==> flow/design.v <==
`timescale 1ns / 1ps
module tx_router2mac#(DATA_WIDTH=70)
   (
    input clk,
    input rst,
    input [DATA_WIDTH-1:0]data_router,
    input  val,
    output reg ack,
    output reg [63:0]data_mac,
    output reg [3:0]valid_mac
    );
    parameter s0=2'b00, s1=2'b10,s0a=2'b01;
        reg [1:0] state;
        reg [1:0]next_state;
        reg [64:0] data_mac_int;
        reg [3:0]valid_mac_int;
        reg ack_int;
        always@(state or val or data_router[69:68])
        begin : fsm_combo
        case (state)
          s0: if(val!=1'b0 && rst==1'b0) begin
                next_state=s0a;
              end
              else begin next_state=s0; end
          s0a: if(data_router[69]==1'b1) next_state=s1; else next_state=s0a;
          s1: if (data_router[68]==1'b0 && val==1'b1) begin next_state=s1; end
              else begin next_state=s0; end
          default: next_state=s0;
         endcase
        end
        always @(posedge clk)
        begin: fsm_seg
            if(rst==1'b1) begin
               state<=#1 s0;
            end else begin
               state<=#1 next_state;
            end
        end
        always@(posedge clk)
        begin: output_logic
        if (rst==1'b1) begin
            data_mac= 64'h0000000000000000;   
            valid_mac=4'b0000;                
            ack = 1'b0;                       
        end
        else begin
          case (state)
            s0: begin data_mac= 64'h0000000000000000;  
                      valid_mac=4'b0000;
                      ack = 1'b0;
                end
            s0a: begin
                data_mac= data_router[67:4];    
                valid_mac=data_router[3:0];              
                ack = 1'b1;  
                end
            s1: begin  data_mac= data_router[67:4];    
                       valid_mac=data_router[3:0];              
                       ack = 1'b1;                      
                end
            default : begin  data_mac= 64'h0000000000000000;    
                             valid_mac=4'b0000;                 
                             ack = 1'b0;                        
                      end
            endcase
          end
         end
endmodule
; Tool chain data of tx_router2mac
; The steps from the RTL of tx_router2mac to its reports follow in flow order.
; Line numbers count from 1 in the design file above.
; Operators: Yosys type, input widths -> output width; for muxes data width and select width s.
; Library cell names are shortened.
; Not given: --
[setup]
top_module = tx_router2mac
clock = clk
cell_library = sky130hd
lib_corner = tt_025C_1v80

; Elaborated design
; Source: Yosys, flattened and elaborated, memories not mapped. Widths are those after wreduce. Registers that Yosys merges into a memory's read port (data or address) are not register bits. Print and check cells do not count. Equal cells are merged and count once.
[bits]
ff_bits = 71
[op_classes]
reduce_and_logical = 5
logic = 3
eq_ne = 2
muxes = 5
[ops]
columns = op, n
row1 = $pmux 2 s3, 1
row2 = $reduce_or 2->1, 2
row3 = $mux 2, 2
row4 = $not 1->1, 3
row5 = $logic_and 1x1->1, 2
row6 = $eq 2x1->1 const B, 1
row7 = $eq 2x2->1 const B, 1
row8 = $logic_not 2->1, 1
row9 = $mux 1, 2

; Longest topological paths
; Depth = most cells in a row (Yosys ltp): at word level without a register or memory, in the mapped netlist without a sequential cell, where the memories' decode and read muxes count.
[depth]
depth_word = 4
ABC_AREA = 0
ltp_mapped = 4

; After synthesis
; The flow's flattened synthesis, as Yosys stat reports it; memories are mapped. The netlist is that of the ABC_AREA named above (0 if unset); the other value can give another one.
; Totals and module areas in this step are rounded.
[by_type]
columns = cell_type, n, area_total_um2
row1 = dfxtp_1, 72, 1.44E+03
row2 = and2_1, 58, 362.848
row3 = and2_4, 10, 87.584
row4 = buf_6, 2, 22.522
row5 = clkbuf_2, 4, 20.019
row6 = o21ba_4, 1, 16.266
row7 = nand2_1, 3, 11.261
row8 = a21oi_1, 2, 10.01
row9 = nand3b_1, 1, 7.507
row10 = a31oi_1, 1, 6.256
row11 = nand2b_1, 1, 6.256
row12 = buf_2, 1, 5.005
row13 = nor3_1, 1, 5.005
row14 = inv_1, 1, 3.754
[synth_totals]
ffs = 72
synth_area_um2 = 2006
seq_area_um2 = 1441
mapped_cells = 158

; Timing after synthesis
; OpenSTA on the mapped netlist: ideal clock, no wires. The path of least setup slack (recovery checks aside). Input and output delay are each 20% of the period. Register names are those of the netlist, which keeps one name where synthesis merged equal registers.
[synth_path]
kind = reg-to-reg
startpoint = reg state
endpoint = reg data_mac[27]
path_buffers = 2
setup_slack_ns = 0.264
path_delay_ns = 1.046
arrival_time_ns = 0.933
path_stages = 5
tclk_ns = 1.31
period_less_setup_slack_ns = 1.046
; "path_delay_ns" = arrival - input delay + setup time.
; "path_stages" counts driving pins, that of a launching flip-flop among them; a cell with two outputs on the path counts twice.
; "period_less_setup_slack_ns" is the clock period less the worst setup slack; recovery checks do not enter. This is arithmetic on one report: input and output delays are still those of the set period (20% each).
; Where an end lacks its bit number, it is one bit of the signal, or one of the new flip-flops if synthesis recoded a state register.
; At most two assigning lines are given for a register; there are more.
[synth_between]
cell_sequence = dfxtp_1 -> o21ba_4 -> buf_6 -> buf_6 -> and2_4
[synth_lines]
columns = element, line
row1 = "start, declared", 13  ; reg [1:0] state;
row2 = "start, assigned", 34  ; state<=#1 s0;
row3 = "start, assigned", 36  ; state<=#1 next_state;
row4 = "end, assigned", 53  ; data_mac= data_router[67:4];
row5 = "end, assigned", 57  ; s1: begin  data_mac= data_router[67:4];
row6 = "end, declared", 9  ; output reg [63:0]data_mac,
; No chain of elaborated cells between the ends is given.

; Worst path after layout
; From the final timing report of flow run A: the path of least setup slack in the routed layout; clock arrival at registers is part of the times.
[layout_path]
kind = reg-to-reg
startpoint = reg state
endpoint = reg data_mac[59]
tclk_ns = 0.716
path_buffers = 1
arrival_time_ns = 1.21
path_stages = 4
setup_slack_ns = -0.27
; Where an end lacks its bit number, it is one bit of the signal, or one of the new flip-flops if synthesis recoded a state register.
; Between the ends stands the longest chain of elaborated cells between them, by number of cells; it is not shown to be the way that was timed. Of several equally long chains one is given.
; A line is the first line of the expression or statement that the cell stems from. Yosys adds cells for indexed reads and writes and turns some case tables into memories.
; At most two assigning lines are given for a register; there are more.
[layout_between]
cell_sequence = dfxtp_2 -> o21ba_4 -> buf_12 -> and2_1
elab_chain_cells = 4
cells_between = 5
classes_between = eq/ne: 2; logic: 1; reduce/logical: 2
[layout_lines]
columns = element, line
row1 = "start, declared", 13  ; reg [1:0] state;
row2 = "start, assigned", 34  ; state<=#1 s0;
row3 = "start, assigned", 36  ; state<=#1 next_state;
row4 = $eq 2x2->1, 47  ; case (state)
row5 = $reduce_or 2->1, --
row6 = $not 1->1, --
row7 = $reduce_or 2->1, --
row8 = "end, assigned", 53  ; data_mac= data_router[67:4];
row9 = "end, assigned", 57  ; s1: begin  data_mac= data_router[67:4];
row10 = "end, declared", 9  ; output reg [63:0]data_mac,

Subject: tx_router2mac on sky130hd, stored results

Hello all,

Record of 2 stored runs of the RTL-to-layout flow on tx_router2mac, platform sky130hd. The runs are unordered. Constraints: input delay and output delay 20% of the set period each, output load 0.01 pF.
By "achieved_period_ns" is meant the clock period of the run minus its worst setup slack. This is arithmetic on one report: input and output delays are still those of the set period (20% each).
"worst_path_ns": the worst setup path's part of the clock period (all of it between registers, 20% less for each end at a port) less its slack. A launch clock that arrives late makes it longer, a capture clock that arrives late makes it shorter.
"final_power_mw": no workload was simulated; the value follows from the tool's default switching activity.
The results are shown rounded.

# flow run A
==> flow/run.sh <==
#!/bin/bash
# the make line also repeats the synthesis and layout settings of config.mk as NAME=value (left out here)
make -C /OpenROAD-flow-scripts/flow DESIGN_CONFIG=/design/flow/config.mk WORK_HOME=/design/flow/orfs CLKGATE_MAP_FILE= finish
==> flow/config.mk <==
export PLATFORM = sky130hd
export DESIGN_NAME = tx_router2mac
export DESIGN_NICKNAME = tx_router2mac
export VERILOG_FILES = /design/flow/design.v
export SDC_FILE = /design/flow/constraint.sdc
export NUM_CORES = 4
export LEC_CHECK = 0
export CAP_MARGIN = 40
export CELL_PAD_IN_SITES_DETAIL_PLACEMENT = 0
export CORE_ASPECT_RATIO = 1.2
export CORE_MARGIN = 2
export CORE_UTILIZATION = 30
export GPL_ROUTABILITY_DRIVEN = 1
export HOLD_SLACK_MARGIN = 0.12
export PLACE_DENSITY_LB_ADDON = 0.15
export SLEW_MARGIN = 30
==> flow/constraint.sdc <==
create_clock -name core_clock -period 0.716 [get_ports {clk}]
set_input_delay 0.1432 -clock core_clock [delete_from_list [all_inputs] [get_ports {clk}]]
set_output_delay 0.1432 -clock core_clock [all_outputs]
set_load 0.01 [all_outputs]

==> flow run A: results <==
worstSetupSlack_ns=-0.273
finish.stdcell_area_um2=3689
final_power_mw=9.279
yosys.chip_area_um2=2006
final_hold_ws_ns=0.355
achieved_period_ns=0.989
worst_path_ns=0.99
worst_setup_path_type="reg-to-reg"
design.die.area_um2=7358
setup_tns_ns=-29.97

# flow run B
==> flow/run.sh <==
#!/bin/bash
# the make line also repeats the synthesis and layout settings of config.mk as NAME=value (left out here)
make -C /OpenROAD-flow-scripts/flow DESIGN_CONFIG=/design/flow/config.mk WORK_HOME=/design/flow/orfs CLKGATE_MAP_FILE= finish
==> flow/config.mk <==
export PLATFORM = sky130hd
export DESIGN_NAME = tx_router2mac
export DESIGN_NICKNAME = tx_router2mac
export VERILOG_FILES = /design/flow/design.v
export SDC_FILE = /design/flow/constraint.sdc
export NUM_CORES = 4
export LEC_CHECK = 0
export CAP_MARGIN = 20
export CORE_MARGIN = 2
export CORE_UTILIZATION = 20
export CTS_CLUSTER_DIAMETER = 113
export GPL_TIMING_DRIVEN = 0
export MAX_ROUTING_LAYER = met5
export MIN_ROUTING_LAYER = met1
export PLACE_DENSITY_LB_ADDON = 0.21
export SETUP_SLACK_MARGIN = 0.05
export SLEW_MARGIN = 40
export TNS_END_PERCENT = 35
==> flow/constraint.sdc <==
create_clock -name core_clock -period 1.36 [get_ports {clk}]
set_input_delay 0.2720 -clock core_clock [delete_from_list [all_inputs] [get_ports {clk}]]
set_output_delay 0.2720 -clock core_clock [all_outputs]
set_load 0.01 [all_outputs]

==> flow run B: results <==
worstSetupSlack_ns=0.124
finish.stdcell_area_um2=3757
final_power_mw=4.832
yosys.chip_area_um2=2006
final_hold_ws_ns=0.474
achieved_period_ns=1.236
worst_path_ns=0.96
worst_setup_path_type="input-to-reg"
design.die.area_um2=10850
setup_tns_ns=0.000

Thanks
