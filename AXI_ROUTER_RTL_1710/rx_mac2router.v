==> flow/design.v <==
`timescale 1ns / 1ps
module input_buffer_first #(FIFO_DEPTH =16,
                            FIFO_WIDTH= 4,  
                            DATA_WIDTH =70)
   (
        input clk,
        input rst,
        input  [DATA_WIDTH-1:0]din,
        output [DATA_WIDTH-1:0]dout,
        input wr_en,
        input rd_en,
        output rok,
        output ack
    );
(* mark_debug = "false" *) reg [DATA_WIDTH-1:0]    buf_out;
(* mark_debug = "false" *)reg                     buf_empty, buf_full;
reg [FIFO_WIDTH :0]     fifo_counter;
(* mark_debug = "false" *)reg [FIFO_WIDTH -1:0]   rd_ptr, wr_ptr;            
reg [DATA_WIDTH-1:0]    buf_mem[FIFO_DEPTH -1 : 0];  
always @(fifo_counter)
begin
   buf_empty = (fifo_counter==0);
   buf_full = (fifo_counter== FIFO_DEPTH);
end
assign rok=(buf_empty)?1'b0:1'b1;
assign ack= (wr_en && !buf_full)?1'b1:1'b0;
always @(posedge clk)
begin
   if( rst )
       fifo_counter <= 0;
   else if( (!buf_full && wr_en) && ( !buf_empty && rd_en ) )
       fifo_counter <= fifo_counter;
   else if( !buf_full && wr_en )
       fifo_counter <= fifo_counter + 1;
   else if( !buf_empty && rd_en )
       fifo_counter <= fifo_counter - 1;
   else
      fifo_counter <= fifo_counter;
end
always @( posedge clk)
begin
   if( rst )
      buf_out <= 0;
   else
   begin
      if( rd_en && !buf_empty )
         buf_out <= buf_mem[rd_ptr];
      else
         buf_out <= buf_out;
   end
end
 assign dout=buf_out;
always @(posedge clk)
begin
   if( wr_en && !buf_full )
      buf_mem[ wr_ptr ] <= din;
   else
      buf_mem[ wr_ptr ] <= buf_mem[ wr_ptr ];
end
always@(posedge clk)
begin
   if( rst )
   begin
      wr_ptr <= 0;
      rd_ptr <= 0;
   end
   else
   begin
      if( !buf_full && wr_en )    wr_ptr <= wr_ptr + 1;
          else  wr_ptr <= wr_ptr;
      if( !buf_empty && rd_en )   rd_ptr <= rd_ptr + 1;
      else rd_ptr <= rd_ptr;
   end
end
endmodule
`timescale 1ns / 1ps
module rx_mac2router#( DATA_WIDTH=70)(
    input clk,
    input rst,
    input [63:0] data_mac,
    input [3:0]  valid_mac,
    input crc_mac,
    input transmission_done_mac,
    output  reg [DATA_WIDTH-1:0] data_router,
    output  reg val,
    input ack 
    );
       wire  rd_int;
       wire rok_int;
       wire ack_int;
       wire [DATA_WIDTH-1:0] data_fifo;
       wire wr_int;
      reg [14:0] packet_size,packet_counter;
      reg packet_finish_1,packet_finish;
      reg [3:0] valid_mac1,valid_mac4,valid_mac3,valid_mac2;
      parameter s0=3'b000, s1=3'b001,s2=3'b010,s3=3'b011,s4=3'b100, s5=3'b101,s1A=3'b110;
                  reg [2:0] state;
                  reg [2:0]next_state;
                  wire [DATA_WIDTH-1:0] data_router_int;
                  wire val_int;
                  wire tvalid_int,tlast_int;
       assign wr_int= (valid_mac==4'b0000)?1'b0:1'b1;
        input_buffer_first #(.FIFO_DEPTH (16),
                             .FIFO_WIDTH (4),
                              .DATA_WIDTH (70))
                   FIFO(
                      .clk (clk),
                      .rst (rst),
                      .din ({1'b0,1'b0,data_mac,valid_mac}),
                      .dout(data_fifo),
                      .wr_en(wr_int),
                      .rd_en(rd_int), 
                      .rok(rok_int),
                      .ack(ack_int)
                    );
          always@(posedge clk)
          begin
           if(rst==1'b1) begin
            packet_size=14'b11111111111111;
           end else begin
             if(valid_mac1==4'b0 && valid_mac!=4'b0) begin 
                packet_size=data_mac[61:48];
                if(data_mac[47:43]==5'b00000 || data_mac[47:43]==5'b00011) begin
                   packet_size=14'd4;
                  end else begin
                   packet_size=data_mac[61:48]+14'd5;  
                  end              
             end else begin
                packet_size=packet_size;
             end
           end
          end
          always@(posedge clk) begin
            if(rst==1'b1) begin
             packet_counter=14'b0;
            end else begin
              if(state==s1A) begin
                packet_counter=packet_size;
              end else if (state==s1|| state==s2 || state==s3) begin
                packet_counter=packet_counter-1'b1;
              end
              else packet_counter=14'b0;
            end
          end
          always@(posedge clk)
          begin
           if(rst==1'b1) begin  packet_finish=packet_finish_1; packet_finish_1=1'b0; end
           else begin
           if(state==s3)begin packet_finish=packet_finish_1; packet_finish_1=1'b0; end 
            else begin 
                if (packet_counter==14'b00000000000010) begin
                    packet_finish=packet_finish_1; packet_finish_1=1'b1;
                end else begin packet_finish=packet_finish_1; packet_finish_1=1'b0; end
          end
         end
        end
            always@(posedge clk)begin
                if(rst==1'b1) begin 
                 valid_mac4=4'b0;
                 valid_mac3=4'b0;
                 valid_mac2=4'b0;
                 valid_mac1=4'b0;
                end else begin
                  valid_mac4=valid_mac3;
                  valid_mac3=valid_mac2;
                  valid_mac2=valid_mac1;
                  valid_mac1=valid_mac;
                end
            end
            assign tvalid_int=data_fifo[69];
            assign tlast_int=data_fifo[68];
            always@(state, wr_int, rst, ack, packet_finish_1)
            begin : fsm_combo
            case (state)
              s0: if(wr_int==1'b1 && rst==1'b0) begin
                    next_state=s1A;
                  end
                  else begin next_state=s0; end
              s1A:next_state=s1;
              s1:if (ack==1'b1) begin next_state=s2; end
                  else begin next_state=s1; end
              s2: if(packet_finish_1==1'b1) begin  
                          next_state=s3;
                   end else begin 
                       next_state=s2;
                    end
               s3:  next_state=s0;
               s4:  next_state=s0;
               s5:  next_state=s0;
               default: next_state=s0;
             endcase
            end
            always @(posedge clk)
            begin: fsm_seg
                if(rst==1'b1) begin
                   state<=#1 s0;
                end else begin
                   state<=#1 next_state;
                end
            end
            always@(posedge clk)
            begin: output_logic
            if (rst==1'b1) begin
                val=1'b0;
            end
            else begin
              case (state)
                s0: begin 
                          end
                s1A:begin   
                          val=val_int;
                    end
                s1:begin   
                          val=val_int;
                       end
                s2: begin 
                         val=val_int; 
                      end
                s3: begin  
                          val=val_int; 
                     end
                default : begin  
                                 val=val_int; 
                          end
                endcase
              end
             end
        assign rd_int = (state==s1A)?1'b1:
                        (state==s1)?1'b1:
                        (state==s2)?1'b1:
                        (state==s3)?1'b0:
                        (state==s5)?1'b0:1'b0; 
       assign val_int =  (state==s1A)?1'b1:
                        (state==s1)?1'b1:
                        (state==s2)?1'b1:
                        (state==s3)?1'b1:
                        (state==s5)?1'b1:1'b0; 
       assign data_router_int=(state==s1)?{2'b10,data_fifo[67:0]}: 
                           (state==s2)?{2'b00,data_fifo[67:0]}:
                            (state==s3)?{2'b01,data_fifo[67:0]}:{DATA_WIDTH{1'b0}};   
       always@(posedge clk)
        begin
          if(rst==1'b1) begin  data_router={DATA_WIDTH{1'b0}};end
          else begin data_router=data_router_int; end
        end
endmodule
From RTL to reports: rx_mac2router. The steps from the RTL of rx_mac2router to its reports follow in flow order. Line numbers count from 1 in the design file above. A cell with - has no value.

Top: rx_mac2router. Clock input: clk. Standard-cell library: sky130hd. Corner: tt_025C_1v80.

After elaboration. Counts by Yosys on the flattened word-level netlist (proc, flatten, opt, wreduce; memories kept). Register bits leave out memories and registers merged into their read ports (data or address). Print and check cells are left out. Cells with the same type and inputs are merged into one. Yosys's memory passes give these memory sizes; they may raise the number of words (mostly to a power of two), join words into wider ones and drop unused or constant bits.

The entry for muxes and demuxes reads 27. The entry for bitwise gates (word level) reads 3. Eq/ne operators: 9. Reductions and logical operators: 21. The entry for $add $sub $neg reads 6.

Operator list (number): 2-to-1 mux 70 bit (4); 2-to-1 mux 69 bit (2); 2-to-1 mux 15 bit (3); adder 14 x 3 -> 15 bit (second input constant) (1); subtractor 15 x 1 -> 15 bit (second input constant) (1); == test 15 x 2 -> 1 bit (second input constant) (1); 2-to-1 mux 1 bit (13); parallel mux 3 bit (select 4 bit) (1); zero test 5 bit (2); 2-to-1 mux 5 bit (2); adder 4 x 1 -> 4 bit (second input constant) (2); zero test 4 bit (2); == test 3 x 2 -> 1 bit (second input constant) (2); == test 3 bit (second input constant) (2); logical AND 1 bit (5); adder 5 x 1 -> 5 bit (second input constant) (1); subtractor 5 x 1 -> 5 bit (second input constant) (1); == test 5 x 2 -> 1 bit (second input constant) (1); == test 5 bit (second input constant) (1); AND reduction 2 bit (2); nonzero test 4 bit (1); logical OR 1 bit (3); == test 3 x 1 -> 1 bit (second input constant) (1); zero test 3 bit (1); OR reduction 3 bit (1); 2-to-1 mux 3 bit (1); inverter 1 bit (2); zero test 1 bit (2).

Not listed: further kinds 5, cells in them 5.

Under memories stands 1. Under input bits stands 73. The entry for flip-flop bits (word level) reads 122. Under word width x clocked read ports stands 70. The entry for output and inout port bits reads 71. Under RAM bits stands 1120.

Memories: FIFO.buf_mem (depth 16, width 70, rd ports 1, wr ports 1, RTL line 19) `reg [DATA_WIDTH-1:0]    buf_mem[FIFO_DEPTH -1 : 0];`.

Depth. Depth = most cells in a row (Yosys ltp): at word level without a register or memory, in the mapped netlist without a sequential cell, where the memories' decode and read muxes count.

The figure for word-level depth is 8. The figure for ABC_AREA is 0. The figure for depth in mapped cells is 8. The figure for mapped depth without buffers is 8.

Netlist. Yosys stat after the flow's synthesis: flattened, memories mapped to cells. It holds for the ABC_AREA given above (unset counts as 0); a run with the other value may have another netlist.

The figure for chip area (Yosys) is 47802.1 um^2. Under cells in the netlist stands 2290. For mapped flip-flops the number is 1280. The entry for sequential part of the area reads 36515.0 um^2.

Cells by type: sky130_fd_sc_hd__edfxtp_1 (number 1088, total area 3.27E+04 um^2); sky130_fd_sc_hd__mux4_2 (number 264, total area 5.95E+03 um^2); sky130_fd_sc_hd__dfxtp_1 (number 192, total area 3.84E+03 um^2); sky130_fd_sc_hd__mux2i_1 (number 86, total area 860.826 um^2); sky130_fd_sc_hd__a221o_1 (number 79, total area 790.758 um^2); sky130_fd_sc_hd__mux2_2 (number 68, total area 765.734 um^2); sky130_fd_sc_hd__and2_1 (number 70, total area 437.92 um^2); sky130_fd_sc_hd__nor2_1 (number 98, total area 367.853 um^2); sky130_fd_sc_hd__clkbuf_1 (number 53, total area 198.941 um^2); sky130_fd_sc_hd__buf_2 (number 39, total area 195.187 um^2); sky130_fd_sc_hd__buf_6 (number 17, total area 191.434 um^2); sky130_fd_sc_hd__xor2_1 (number 19, total area 166.41 um^2); sky130_fd_sc_hd__ha_1 (number 11, total area 137.632 um^2); sky130_fd_sc_hd__nand2_1 (number 33, total area 123.869 um^2); sky130_fd_sc_hd__xnor2_1 (number 14, total area 122.618 um^2); sky130_fd_sc_hd__o21ai_0 (number 20, total area 100.096 um^2); sky130_fd_sc_hd__nor4_1 (number 14, total area 87.584 um^2); sky130_fd_sc_hd__nor3_1 (number 14, total area 70.067 um^2).

Not listed: further types 33, cells in them 111. The figures by module come from a second, unflattened synthesis with its own total; it is not the netlist above.

The entry for cells (unflattened synthesis) reads 2308. Area (unflattened synthesis): 48750.5 um^2.

Each row is one instance without its submodules.

Modules: input_buffer_first (times used 1, area 44979.4 um^2, cells 1960); rx_mac2router (times used 1, area 3771.1 um^2, cells 348).

Path before layout. OpenSTA on the mapped netlist: ideal clock, no wires. The path of least setup slack (recovery checks aside). Input and output delay are each 20% of the period. Register names are those of the netlist, which keeps one name where synthesis merged equal registers.

Path kind: input to register. From: input port valid_mac[3]. To: memory FIFO.buf_mem[0][0]. The entry for setup time reads 0.577 ns. Under clock period stands 9.54 ns. The figure for arrival time is 7.153 ns. The entry for time at the first pin reads 1.908 ns. For driving pins on the path the number is 4. The figure for setup slack is 1.809 ns. For path delay the number is 5.822 ns. Period reached after synthesis: 7.731 ns.

"path delay" is the arrival time less input delay plus setup time. "driving pins on the path": output pins that drive a net of the path, with the launching flip-flop's if there is one; two outputs of one cell count as two. "period reached after synthesis" = period - worst setup slack (recovery checks aside). The figure is calculated, with input and output delays left at 20% of the set period. The rows between start and end are the longest chain of elaborated cells between them; the timing report does not say that the signal goes this way. Where chains are equally long, one stands for them. Each line given opens the expression or statement behind the cell; cells for indexed reads and writes are added by Yosys, which also makes memories of some case tables. Only ways into the end's enable, where the timed path ends, are counted here.

Cell sequence: sky130_fd_sc_hd__nor4_1 -> sky130_fd_sc_hd__a21oi_1 -> sky130_fd_sc_hd__nand2_1 -> sky130_fd_sc_hd__nor3_1. The entry for length of the longest elaborated chain reads 6. The entry for elaborated cells between the ends (all ways) reads 8. Classes of those cells: 1 x eq/ne; 3 x mux; 1 x logic; 3 x reduce/logical.

RTL lines, path post-synthesis: start, declared (RTL line 81) `input [3:0]  valid_mac,`; zero test 4 bit (RTL line 102) `assign wr_int= (valid_mac==4'b0000)?1'b0:1'b1;`; 2-to-1 mux 1 bit (RTL line 102); logical AND 1 bit (RTL line 55) `if( wr_en && !buf_full )`; inequality test 1 bit; AND reduction 2 bit; OR 1 bit; end, declared (RTL line 19) `reg [DATA_WIDTH-1:0]    buf_mem[FIFO_DEPTH -1 : 0];`.

Timing after layout. From the final timing report of run 1: the path of least setup slack in the routed layout; clock arrival at registers is part of the times.

Path kind: input to register. From: input port valid_mac[1]. To: memory FIFO.buf_mem[14][20]. The entry for time at the first pin reads 2.06 ns. Under clock period stands 10.3 ns. The entry for setup time reads 0.37 ns. The figure for setup slack is 4.45 ns. The figure for arrival time is 6.22 ns. For driving pins on the path the number is 8.

The rows between start and end are the longest chain of elaborated cells between them; the timing report does not say that the signal goes this way. Where chains are equally long, one stands for them. Only ways into the end's enable, where the timed path ends, are counted here.

Cell sequence: sky130_fd_sc_hd__clkdlybuf4s50_1 -> sky130_fd_sc_hd__nor4_1 -> sky130_fd_sc_hd__buf_4 -> sky130_fd_sc_hd__a21oi_1 -> sky130_fd_sc_hd__nand2_1 -> sky130_fd_sc_hd__nor2_4 -> sky130_fd_sc_hd__buf_4 -> sky130_fd_sc_hd__buf_4. The entry for length of the longest elaborated chain reads 6. The entry for elaborated cells between the ends (all ways) reads 8. Classes of those cells: 1 x eq/ne; 3 x mux; 1 x logic; 3 x reduce/logical.

RTL lines, path after layout: start, declared (RTL line 81) `input [3:0]  valid_mac,`; zero test 4 bit (RTL line 102) `assign wr_int= (valid_mac==4'b0000)?1'b0:1'b1;`; 2-to-1 mux 1 bit (RTL line 102); logical AND 1 bit (RTL line 55) `if( wr_en && !buf_full )`; inequality test 1 bit; AND reduction 2 bit; OR 1 bit; end, declared (RTL line 19) `reg [DATA_WIDTH-1:0]    buf_mem[FIFO_DEPTH -1 : 0];`.

rx_mac2router through Yosys and OpenROAD on sky130hd: 2 stored runs, unordered, with their settings and measured results. The constraints put input and output delay at 20% of the set period each and load the outputs with 0.01 pF. By "achieved period" is meant the clock period of the run minus its worst setup slack. This is arithmetic on one report: input and output delays are still those of the set period (20% each). "critical path time" = time allowed to the worst setup path (clock period - input delay - output delay, where it has them) - its slack; a late launch clock adds to it, a late capture clock takes from it. "total power after layout": no workload was simulated; the value follows from the tool's default switching activity.

Run 1 has these settings: period_ns 10.3; CORE_UTILIZATION 41; SETUP_SLACK_MARGIN -0.5; PLACE_DENSITY_LB_ADDON 0.04; CORE_MARGIN 2; ABC_AREA 0; GPL_TIMING_DRIVEN 1; GPL_ROUTABILITY_DRIVEN 1; CTS_CLUSTER_SIZE 20; CAP_MARGIN 20; SLEW_MARGIN 20. The die area comes to 119339.0 um^2. The area of the synthesized netlist comes to 47802.1 um^2. The standard-cell area of the final layout stands at 55565.8 um^2. For the achieved period the run shows 5.852 ns. For the worst hold slack in the final report the run shows 0.453 ns. The total power after layout reads 12797 uW. The measured post-route setup TNS is 0.000 ns. The critical path time comes to 3.79 ns. Critical path kind: input to register. The utilization after routing reads 47.9 %. The worst setup slack after layout stands at 4.448 ns.

Run 2 has these settings: period_ns 5.37; CORE_UTILIZATION 28; SETUP_SLACK_MARGIN 0.51; PLACE_DENSITY_LB_ADDON 0.1; HOLD_SLACK_MARGIN 0.23; CORE_ASPECT_RATIO 1.63; CELL_PAD_IN_SITES_GLOBAL_PLACEMENT 0; CELL_PAD_IN_SITES_DETAIL_PLACEMENT 0; TNS_END_PERCENT 10; ABC_AREA 0; GPL_ROUTABILITY_DRIVEN 1; CTS_CLUSTER_DIAMETER 32; SLEW_MARGIN 15; MIN_ROUTING_LAYER met1; MAX_ROUTING_LAYER met4; CAP_MARGIN 20; CORE_MARGIN 2. The die area comes to 174142.0 um^2. The area of the synthesized netlist comes to 47802.1 um^2. The standard-cell area of the final layout stands at 59674.7 um^2. For the achieved period the run shows 3.698 ns. For the worst hold slack in the final report the run shows 0.451 ns. The total power after layout reads 29263 uW. The measured post-route setup TNS is 0.000 ns. The critical path time comes to 2.62 ns. Critical path kind: input to register. The utilization after routing reads 35.2 %. The worst setup slack after layout stands at 1.672 ns.
